==> flow/design.v <==
package input_pkg;
endpackage
module delta_feedback #(
  parameter integer DATA_WIDTH = 16,
  parameter integer ADDITIONAL_DELTA_WIDTH = 1,
  parameter integer FEEDBACK_MAG = 1 << (DATA_WIDTH - 1)
) (
  input  wire signed [DATA_WIDTH-1:0] i_data,
  input  wire i_quantized_bit,
  output wire signed [DATA_WIDTH-1+ADDITIONAL_DELTA_WIDTH:0] o_delta
);
  localparam integer DELTA_WIDTH = DATA_WIDTH + ADDITIONAL_DELTA_WIDTH;
  wire signed [DELTA_WIDTH-1:0] w_data_ext = {{(DELTA_WIDTH-DATA_WIDTH){i_data[DATA_WIDTH-1]}}, i_data};
  assign o_delta = w_data_ext - (i_quantized_bit ? FEEDBACK_MAG : -FEEDBACK_MAG);
endmodule
module dsm_dac_old #(
  parameter integer DATA_WIDTH   = 16,
  parameter integer ACC_WIDTH    = DATA_WIDTH + 3
) (
  input  wire i_clk,
  input  wire i_rst_n,
  input  wire i_en,
  input  wire signed [DATA_WIDTH-1:0] i_data,
  output wire o_dac_bitstream
);
  localparam integer FEEDBACK_MAG = 1 << (DATA_WIDTH - 1);
  localparam integer ADDITIONAL_DELTA_WIDTH = 1;
  localparam integer DELTA_WIDTH  = DATA_WIDTH + ADDITIONAL_DELTA_WIDTH;
  wire signed [DELTA_WIDTH-1:0] w_delta_out;
  wire w_integrator_quantizer_out;
  delta_feedback #(
    .DATA_WIDTH(DATA_WIDTH),
    .ADDITIONAL_DELTA_WIDTH(ADDITIONAL_DELTA_WIDTH),
    .FEEDBACK_MAG(FEEDBACK_MAG)
  ) u_delta_feedback (
    .i_data(i_data),
    .i_quantized_bit(w_integrator_quantizer_out),
    .o_delta(w_delta_out)
  );
  integrator_quantizer #(
    .DATA_WIDTH(DELTA_WIDTH), 
    .ACC_WIDTH(ACC_WIDTH)
  ) u_integrator_quantizer (
    .i_clk(i_clk),
    .i_rst_n(i_rst_n),
    .i_en(i_en),
    .i_data(w_delta_out),
    .o_data(w_integrator_quantizer_out)
  );
  assign o_dac_bitstream = w_integrator_quantizer_out;
endmodule
module integrator_quantizer #(
  parameter integer DATA_WIDTH = 16,
  parameter integer ACC_WIDTH = DATA_WIDTH + 2
) (
  input  wire i_clk,
  input  wire i_rst_n,
  input  wire i_en,
  input  wire signed [DATA_WIDTH-1:0] i_data,
  output wire o_data
);
  reg signed [ACC_WIDTH-1:0] r_data;
  wire signed [ACC_WIDTH-1:0] w_data_ext = {{(ACC_WIDTH-DATA_WIDTH){i_data[DATA_WIDTH-1]}}, i_data};
  always @(posedge i_clk or negedge i_rst_n) begin
    if (!i_rst_n) begin
      r_data <= '0;
    end else if (i_en) begin
      r_data <= r_data + w_data_ext;
    end
  end
  assign o_data = (r_data >= 0) ? 1'b1 : 1'b0;
endmodule
Tool chain data of dsm_dac_old. Tool output for the design above, in the order of the flow. Lines are those of the file above, counted from 1. Operators carry their Yosys type and port widths (W data, S select, Z words). Cell names lack the library's common part. The mark -- stands for no value.

Design top: dsm_dac_old. Clock: i_clk. Standard-cell library: sky130hd. Corner: tt_025C_1v80.

Word-level counts. Counts by Yosys on the flattened word-level netlist (proc, flatten, opt, wreduce; memories kept). Register bits leave out memories and registers merged into their read ports (data or address); mux counts leave out enables and synchronous resets folded into registers. Print and check cells are left out. Cells with the same type and inputs are merged into one.

Flip-flop bits (word level): 19. The entry for output and inout port bits reads 1. The figure for word-level cells is 6.

Under add/sub/neg operators stands 2. Under $lt $le $gt $ge stands 1. Muxes and demuxes: 2.

Operators by type and width (count): $ge A19 B1 Y1 const B (1); $add A19 B17 Y19 (1); $sub A16 B17 Y17 (1); $mux W17 (1); $mux W1 (1).

Logic depth. Depth = most cells in a row (Yosys ltp): at word level without a register or memory, in the mapped netlist without a sequential cell, where the memories' decode and read muxes count.

For depth in word-level cells the number is 5. The figure for ABC_AREA is 0. For mapped depth the number is 9. The figure for depth with buffers taken out is 9.

After synthesis. The flow's flattened synthesis, as Yosys stat reports it; memories are mapped. The netlist is that of the ABC_AREA named above (0 if unset); the other value can give another one.

Cell types: dfrtp_1 (count 19, total area 475.456 sq um); ha_1 (count 18, total area 225.216 sq um); mux2_2 (count 8, total area 90.086 sq um); xnor2_1 (count 10, total area 87.584 sq um); a21oi_1 (count 12, total area 60.058 sq um); nor2_1 (count 15, total area 56.304 sq um); o21ai_0 (count 9, total area 45.043 sq um); nand2_1 (count 11, total area 41.29 sq um); a21oi_2 (count 4, total area 35.034 sq um); a21o_1 (count 4, total area 30.029 sq um); inv_1 (count 8, total area 30.029 sq um); o21a_1 (count 4, total area 30.029 sq um); nand4_1 (count 4, total area 25.024 sq um); a211oi_1 (count 3, total area 22.522 sq um); o211ai_1 (count 3, total area 22.522 sq um); o21bai_1 (count 3, total area 22.522 sq um); a221o_1 (count 2, total area 20.019 sq um); fa_1 (count 1, total area 20.019 sq um).

Other cell types: 31; their cells: 46.

Under cells in the netlist stands 184. The figure for synthesis area is 1676.6 sq um. Sequential area: 475.5 sq um. Mapped flip-flops: 19.

The figures by module come from a second, unflattened synthesis with its own total; it is not the netlist above.

For cell total of the unflattened synthesis the number is 201. Area total of the unflattened synthesis: 1809.2 sq um.

Rows give one instance, submodules left out.

By module: integrator_quantizer (times used 1, cells 184, area 1689.1 sq um); delta_feedback (times used 1, cells 17, area 120.1 sq um); dsm_dac_old (times used 1, cells 0, area 0.0 sq um).

Worst setup path after synthesis. OpenSTA on the mapped netlist: ideal clock, no wires. The path of least setup slack (recovery checks aside). Input and output delay are each 20% of the period. Register names are those of the netlist, which keeps one name where synthesis merged equal registers.

Path kind: input to register. Start: input port i_data[0]. End: register u_integrator_quantizer.r_data[18]. For period the number is 2420 ps. The entry for input delay reads 484 ps. For setup time the number is 126 ps. Arrival: 2110 ps. Under data required time stands 2294 ps. Setup slack: 183 ps. For delay of the path the number is 1752 ps. Driving pins on the path: 9. The entry for buffers on the path reads 0. The entry for period reached after synthesis reads 2237 ps.

"delay of the path" = arrival - input delay + setup time. "driving pins on the path" counts driving pins, that of a launching flip-flop among them; a cell with two outputs on the path counts twice. "period reached after synthesis" = period - worst setup slack (recovery checks aside). The figure is calculated, with input and output delays left at 20% of the set period. Between the ends stands the longest chain of elaborated cells between them, by number of cells; it is not shown to be the way that was timed. Of several equally long chains one is given. A line is the first line of the expression or statement that the cell stems from. Yosys adds cells for indexed reads and writes and turns some case tables into memories.

Cells stage by stage: ha_1 > inv_1 > fa_1 > nand2b_1 > a21oi_1 > o31a_1 > o221a_2 > nor4bb_1 > a221o_1. The figure for length of the longest elaborated chain is 2. For elaborated cells on any way between the ends the number is 2. Source lines of those cells: 2. Classes of those cells: add/sub (2).

RTL lines, path post-synthesis: start: declaration (line 23) `input  wire signed [DATA_WIDTH-1:0] i_data,`; $sub A16 B17 Y17 (line 14) `assign o_delta = w_data_ext - (i_quantized_bit ? FEEDBACK_MAG : -FEEDBACK_MAG);`; $add A19 B17 Y19 (line 68) `r_data <= r_data + w_data_ext;`; end: assignment (line 66) `r_data <= '0;`; end: assignment (line 68); end: declaration (line 62) `reg signed [ACC_WIDTH-1:0] r_data;`.

Timing after layout. From the final timing report of run A: the path of least setup slack in the routed layout; clock arrival at registers is part of the times. The path's times are printed in steps of 10 ps; the period is the one set.

Path kind: input to register. Start: input port i_data[9]. End: register u_integrator_quantizer.r_data[18]. For period the number is 2620 ps. The entry for input delay reads 520 ps. For setup time the number is 50 ps. Arrival: 2400 ps. Under data required time stands 2830 ps. Setup slack: 440 ps. Driving pins on the path: 9. The entry for buffers on the path reads 2.

Between the ends stands the longest chain of elaborated cells between them, by number of cells; it is not shown to be the way that was timed. Of several equally long chains one is given.

Cells stage by stage: clkdlybuf4s15_2 > ha_4 > buf_6 > a21oi_4 > o21ai_2 > or3_1 > o221a_4 > nor4bb_1 > a221o_1. The figure for length of the longest elaborated chain is 2. For elaborated cells on any way between the ends the number is 2. Source lines of those cells: 2. Classes of those cells: add/sub (2).

RTL lines, path after layout: start: declaration (line 23) `input  wire signed [DATA_WIDTH-1:0] i_data,`; $sub A16 B17 Y17 (line 14) `assign o_delta = w_data_ext - (i_quantized_bit ? FEEDBACK_MAG : -FEEDBACK_MAG);`; $add A19 B17 Y19 (line 68) `r_data <= r_data + w_data_ext;`; end: assignment (line 66) `r_data <= '0;`; end: assignment (line 68); end: declaration (line 62) `reg signed [ACC_WIDTH-1:0] r_data;`.

Add stored flow runs of dsm_dac_old

Module dsm_dac_old, platform sky130hd: 2 stored runs of the flow (Yosys, OpenROAD) with differing settings, in no particular order. Input and output delays are each 20% of the period that was set; the output load is 0.01 pF. "period reached": clock period set for the run, less the worst setup slack. It is reckoned from that one timing run; input and output delays stay at 20% of the period that was set. "allowed time less slack (worst setup path)": the worst setup path's part of the clock period (all of it between registers, 20% less for each end at a port) less its slack. A launch clock that arrives late makes it longer, a capture clock that arrives late makes it shorter. By "total power of the final layout" is meant OpenSTA's value without simulated activity: inputs other than the clock are taken to toggle once in ten clock periods, and the tool carries that through the logic. "allowed time less slack (worst setup path)" is known to 10 ps.

Run A has these settings: period_ns 2.62; CORE_UTILIZATION 24; SETUP_SLACK_MARGIN 0.67; PLACE_DENSITY_LB_ADDON 0.08; CORE_ASPECT_RATIO 0.81; CORE_MARGIN 3; TNS_END_PERCENT 30; ABC_AREA 0; GPL_TIMING_DRIVEN 0; GPL_ROUTABILITY_DRIVEN 0; CAP_MARGIN 15; SLEW_MARGIN 20; MAX_ROUTING_LAYER met5. The synthesized cell area comes to 1676.6 sq um. The measured full die area is 8030.7 sq um. The final utilization is 37.4%. The worst slack on setup checks comes to 439 ps. The final setup TNS reads 0 ps. For the total power of the final layout the run shows 3071 uW. The period reached comes to 2181 ps. For the allowed time less slack (worst setup path) the run shows 1660 ps. Critical path kind: input to register.

Run B has these settings: period_ns 2.76; CORE_UTILIZATION 71; PLACE_DENSITY_LB_ADDON 0.05; HOLD_SLACK_MARGIN 0.09; CORE_MARGIN 10; CTS_CLUSTER_SIZE 23; SLEW_MARGIN 0; CAP_MARGIN 20. The synthesized cell area comes to 1676.6 sq um. The measured full die area is 4705.3 sq um. The final utilization is 90.3%. The worst slack on setup checks comes to 196 ps. The final setup TNS reads 0 ps. For the total power of the final layout the run shows 2391 uW. The period reached comes to 2564 ps. For the allowed time less slack (worst setup path) the run shows 2010 ps. Critical path kind: input to register.

==> flow/design.v <==
package input_pkg;
endpackage
module input_fsm #(
  parameter integer DATA_WIDTH = 16,
  parameter integer HOLD_CYCLES = 1000
) (
  input  wire i_clk,
  input  wire i_rst_n,
  output wire signed [DATA_WIDTH-1:0] o_data
);
  localparam [1:0] INCREMENTING = 2'b00;
  localparam [1:0] DECREMENTING = 2'b01;
  localparam [1:0] HOLDING_LOW  = 2'b10;
  localparam [1:0] HOLDING_HIGH = 2'b11;
  reg signed [DATA_WIDTH-1:0] r_data, r_data_n;
  reg [31:0] clk_cycle_count, clk_cycle_count_n;
  reg [1:0] r_current_state, r_next_state;
  always @(posedge i_clk or negedge i_rst_n) begin
    if (!i_rst_n) begin
      r_current_state  <= INCREMENTING;
      r_data           <= '0;
      clk_cycle_count  <= 32'd0;
    end else begin
      r_current_state  <= r_next_state;
      r_data           <= r_data_n;
      clk_cycle_count  <= clk_cycle_count_n;
    end
  end
  always @(*) begin
    r_next_state        = r_current_state;
    r_data_n            = r_data;
    clk_cycle_count_n   = clk_cycle_count;
    case (r_current_state)
      INCREMENTING: begin
        r_data_n = r_data + 1;
        if (clk_cycle_count == HOLD_CYCLES) begin
          r_next_state      = HOLDING_HIGH;
          clk_cycle_count_n = 32'd0;
        end else begin
          clk_cycle_count_n = clk_cycle_count + 1;
        end
      end
      DECREMENTING: begin
        r_data_n = r_data - 1;
        if (clk_cycle_count == HOLD_CYCLES) begin
          r_next_state      = HOLDING_LOW;
          clk_cycle_count_n = 32'd0;
        end else begin
          clk_cycle_count_n = clk_cycle_count + 1;
        end
      end
      HOLDING_LOW: begin
        if (clk_cycle_count == HOLD_CYCLES) begin
          r_next_state      = INCREMENTING;
          clk_cycle_count_n = 32'd0;
        end else begin
          clk_cycle_count_n = clk_cycle_count + 1;
        end
      end
      HOLDING_HIGH: begin
        if (clk_cycle_count == HOLD_CYCLES) begin
          r_next_state      = DECREMENTING;
          clk_cycle_count_n = 32'd0;
        end else begin
          clk_cycle_count_n = clk_cycle_count + 1;
        end
      end
      default: begin
        r_next_state      = INCREMENTING;
        r_data_n          = '0;
        clk_cycle_count_n = 32'd0;
      end
    endcase
  end
  assign o_data = r_data;
endmodule
# From RTL to reports: input_fsm
# What the tools print for input_fsm, step after step.
# Line numbers count from 1 in the design file above.
# Operators: Yosys type, input widths -> output width; for muxes data width and select width s.
# Cell names lack the library's common part.
# A cell with -- has no value.
# design
design	input_fsm
clk_port	i_clk
lib	sky130hd
pvt_corner	tt_025C_1v80

# Word level
# Source: Yosys, flattened and elaborated, memories not mapped. Widths are those after wreduce. Registers that Yosys merges into a memory's read port (data or address) are not register bits. Print and check cells do not count. Equal cells are merged and count once.
# op_classes
add_sub_neg	3
reduce_and_logical	4
eq_ne	8
mux	8
# ops
op	count
$mux 32	2
$add 32x1->32 const B	1
$eq 32x10->1 const B	1
$pmux 16 s2	1
$add 16x2->16 const B	1
$sub 16x2->16 const B	1
$ne 2x2->1 const B	4
$pmux 2 s4	1
$mux 2	4
$eq 2x2->1 const B	2
$reduce_and 4->1	1
$reduce_or 4->1	1
$eq 2x1->1 const B	1
$logic_not 2->1	1
$reduce_or 2->1	1
# word_totals
out_inout_bits	16
in_bits	2
reg_bits	50
wordCells	26

# Logic depth
# Longest topological path by Yosys (ltp), each cell counted once; first at word level (registers and memories cut), then after technology mapping (sequential cells cut; the memories' decode and read muxes count).
# depth
word_depth	3
abc_area	0
mapped_depth	7
ltp_nobuf	6

# Synthesis result
# The flow's flattened synthesis, as Yosys stat reports it; memories are mapped. The netlist is that of the ABC_AREA named above (0 if unset); the other value can give another one.
# The area totals of this step are shown rounded.
# synth_totals
mapped_cells	307
yosys_area_um2	3000
sequential_area_um2	1300
ffs	52
# by_type
type	count	area_total_um2
dfrtp_1	51	1.28E+03
xnor2_1	23	201.443
ha_1	16	200.192
nand2_1	40	150.144
xor2_1	14	122.618
o21ai_0	18	90.086
nand4_1	12	75.072
nor2_1	19	71.318
a21oi_1	14	70.067
nand3_1	14	70.067
mux2_2	4	45.043
nor3_1	8	40.038
o21a_1	5	37.536
and4_1	4	35.034
a21o_1	4	30.029
o31ai_1	4	30.029
dfstp_2	1	26.275
nor4b_1	3	26.275
# Other cell types: 32; their cells: 53.

# Timing after synthesis
# Path of least setup slack by OpenSTA after synthesis, without wires, with an ideal clock, recovery checks aside; 20% of the period is set as input and as output delay. Where synthesis merged equal registers, the netlist keeps one of their names.
# synth_timing
kind	flip-flop to flip-flop
from	reg (name not given)
to	reg r_data[15]
path_delay_ns	2.288
tclk_ns	4.02
launch_ns	0.000
slack_ns	1.732
n_path_buf	1
driving_pins	8
arrival_ns	2.156
period_less_setup_slack_ns	2.288
# "path_delay_ns" = arrival - input delay + setup time.
# "driving_pins": output pins that drive a net of the path, with the launching flip-flop's if there is one; two outputs of one cell count as two.
# "period_less_setup_slack_ns" is the clock period less the worst setup slack; recovery checks do not enter. This is arithmetic on one report: input and output delays are still those of the set period (20% each).
# synth_via
cell_sequence	dfrtp_1 > ha_1 > buf_2 > nand4_1 > or3_1 > or2_2 > o221ai_1 > o211ai_1
# synth_lines
item	line	rtl
to (assign)	21	r_data           <= '0;
to (assign)	25	r_data           <= r_data_n;
to (decl)	15	reg signed [DATA_WIDTH-1:0] r_data, r_data_n;
# Chain of elaborated cells between the ends: none given.

# Path in the finished layout
# From the final timing report of run B: the path of least setup slack in the routed layout; clock arrival at registers is part of the times.
# layout_timing
kind	flip-flop to flip-flop
from	reg (name not given)
to	reg r_data[15]
n_path_buf	1
driving_pins	8
launch_ns	0.30
arrival_ns	2.45
tclk_ns	2.59
slack_ns	0.33
# layout_via
cell_sequence	dfrtp_1 > buf_4 > ha_2 > nand2_1 > or3_4 > or2_2 > o221ai_1 > o211ai_1
# layout_lines
item	line	rtl
to (assign)	21	r_data           <= '0;
to (assign)	25	r_data           <= r_data_n;
to (decl)	15	reg signed [DATA_WIDTH-1:0] r_data, r_data_n;
# Chain of elaborated cells between the ends: none given.

Memo
Re: implementation data of input_fsm

Module input_fsm, platform sky130hd: 2 stored runs of the flow (Yosys, OpenROAD) with differing settings, in no particular order. Input and output delays are each 20% of the period that was set; the output load is 0.01 pF.
By "clock_period_reached_ns" is meant the clock period of the run minus its worst setup slack. This is arithmetic on one report: input and output delays are still those of the set period (20% each).
"design_power_uw" is the tool's figure for a default switching activity; nothing was simulated.
Measured values are rounded.

Run A, flow files:
==> flow/run.sh <==
#!/bin/bash
# the make line also repeats the synthesis and layout settings of config.mk as NAME=value (left out here)
make -C /OpenROAD-flow-scripts/flow DESIGN_CONFIG=/design/flow/config.mk WORK_HOME=/design/flow/orfs CLKGATE_MAP_FILE= finish
==> flow/config.mk <==
export PLATFORM = sky130hd
export DESIGN_NAME = input_fsm
export DESIGN_NICKNAME = input_fsm
export VERILOG_FILES = /design/flow/design.v
export SDC_FILE = /design/flow/constraint.sdc
export NUM_CORES = 4
export LEC_CHECK = 0
export CAP_MARGIN = 20
export CELL_PAD_IN_SITES_GLOBAL_PLACEMENT = 2
export CORE_ASPECT_RATIO = 1.08
export CORE_MARGIN = 6
export CORE_UTILIZATION = 57
export CTS_CLUSTER_DIAMETER = 327
export CTS_CLUSTER_SIZE = 100
export GPL_TIMING_DRIVEN = 1
export HOLD_SLACK_MARGIN = 0.12
export MAX_ROUTING_LAYER = met5
export PLACE_DENSITY_LB_ADDON = 0.18
export SLEW_MARGIN = 20
==> flow/constraint.sdc <==
create_clock -name core_clock -period 4.43 [get_ports {i_clk}]
set_input_delay 0.8860 -clock core_clock [delete_from_list [all_inputs] [get_ports {i_clk}]]
set_output_delay 0.8860 -clock core_clock [all_outputs]
set_load 0.01 [all_outputs]

Run A: stopped before the end: placement reported FLW-0024

Run B, flow files:
==> flow/run.sh <==
#!/bin/bash
# the make line also repeats the synthesis and layout settings of config.mk as NAME=value (left out here)
make -C /OpenROAD-flow-scripts/flow DESIGN_CONFIG=/design/flow/config.mk WORK_HOME=/design/flow/orfs CLKGATE_MAP_FILE= finish
==> flow/config.mk <==
export PLATFORM = sky130hd
export DESIGN_NAME = input_fsm
export DESIGN_NICKNAME = input_fsm
export VERILOG_FILES = /design/flow/design.v
export SDC_FILE = /design/flow/constraint.sdc
export NUM_CORES = 4
export LEC_CHECK = 0
export CAP_MARGIN = 20
export CORE_MARGIN = 2
export CORE_UTILIZATION = 40
export SETUP_SLACK_MARGIN = 0.28
export SLEW_MARGIN = 20
==> flow/constraint.sdc <==
create_clock -name core_clock -period 2.59 [get_ports {i_clk}]
set_input_delay 0.5180 -clock core_clock [delete_from_list [all_inputs] [get_ports {i_clk}]]
set_output_delay 0.5180 -clock core_clock [all_outputs]
set_load 0.01 [all_outputs]

==> results of run B, as CSV <==
result,value
synthesis_area_um2,3000
total_die_area_um2,8200
layout_stdcell_area_um2,3500
layout_utilization_pct,48
ws_setup_ns,0.33
final_setup_tns_ns,0.000
design_power_uw,1300
clock_period_reached_ns,2.264
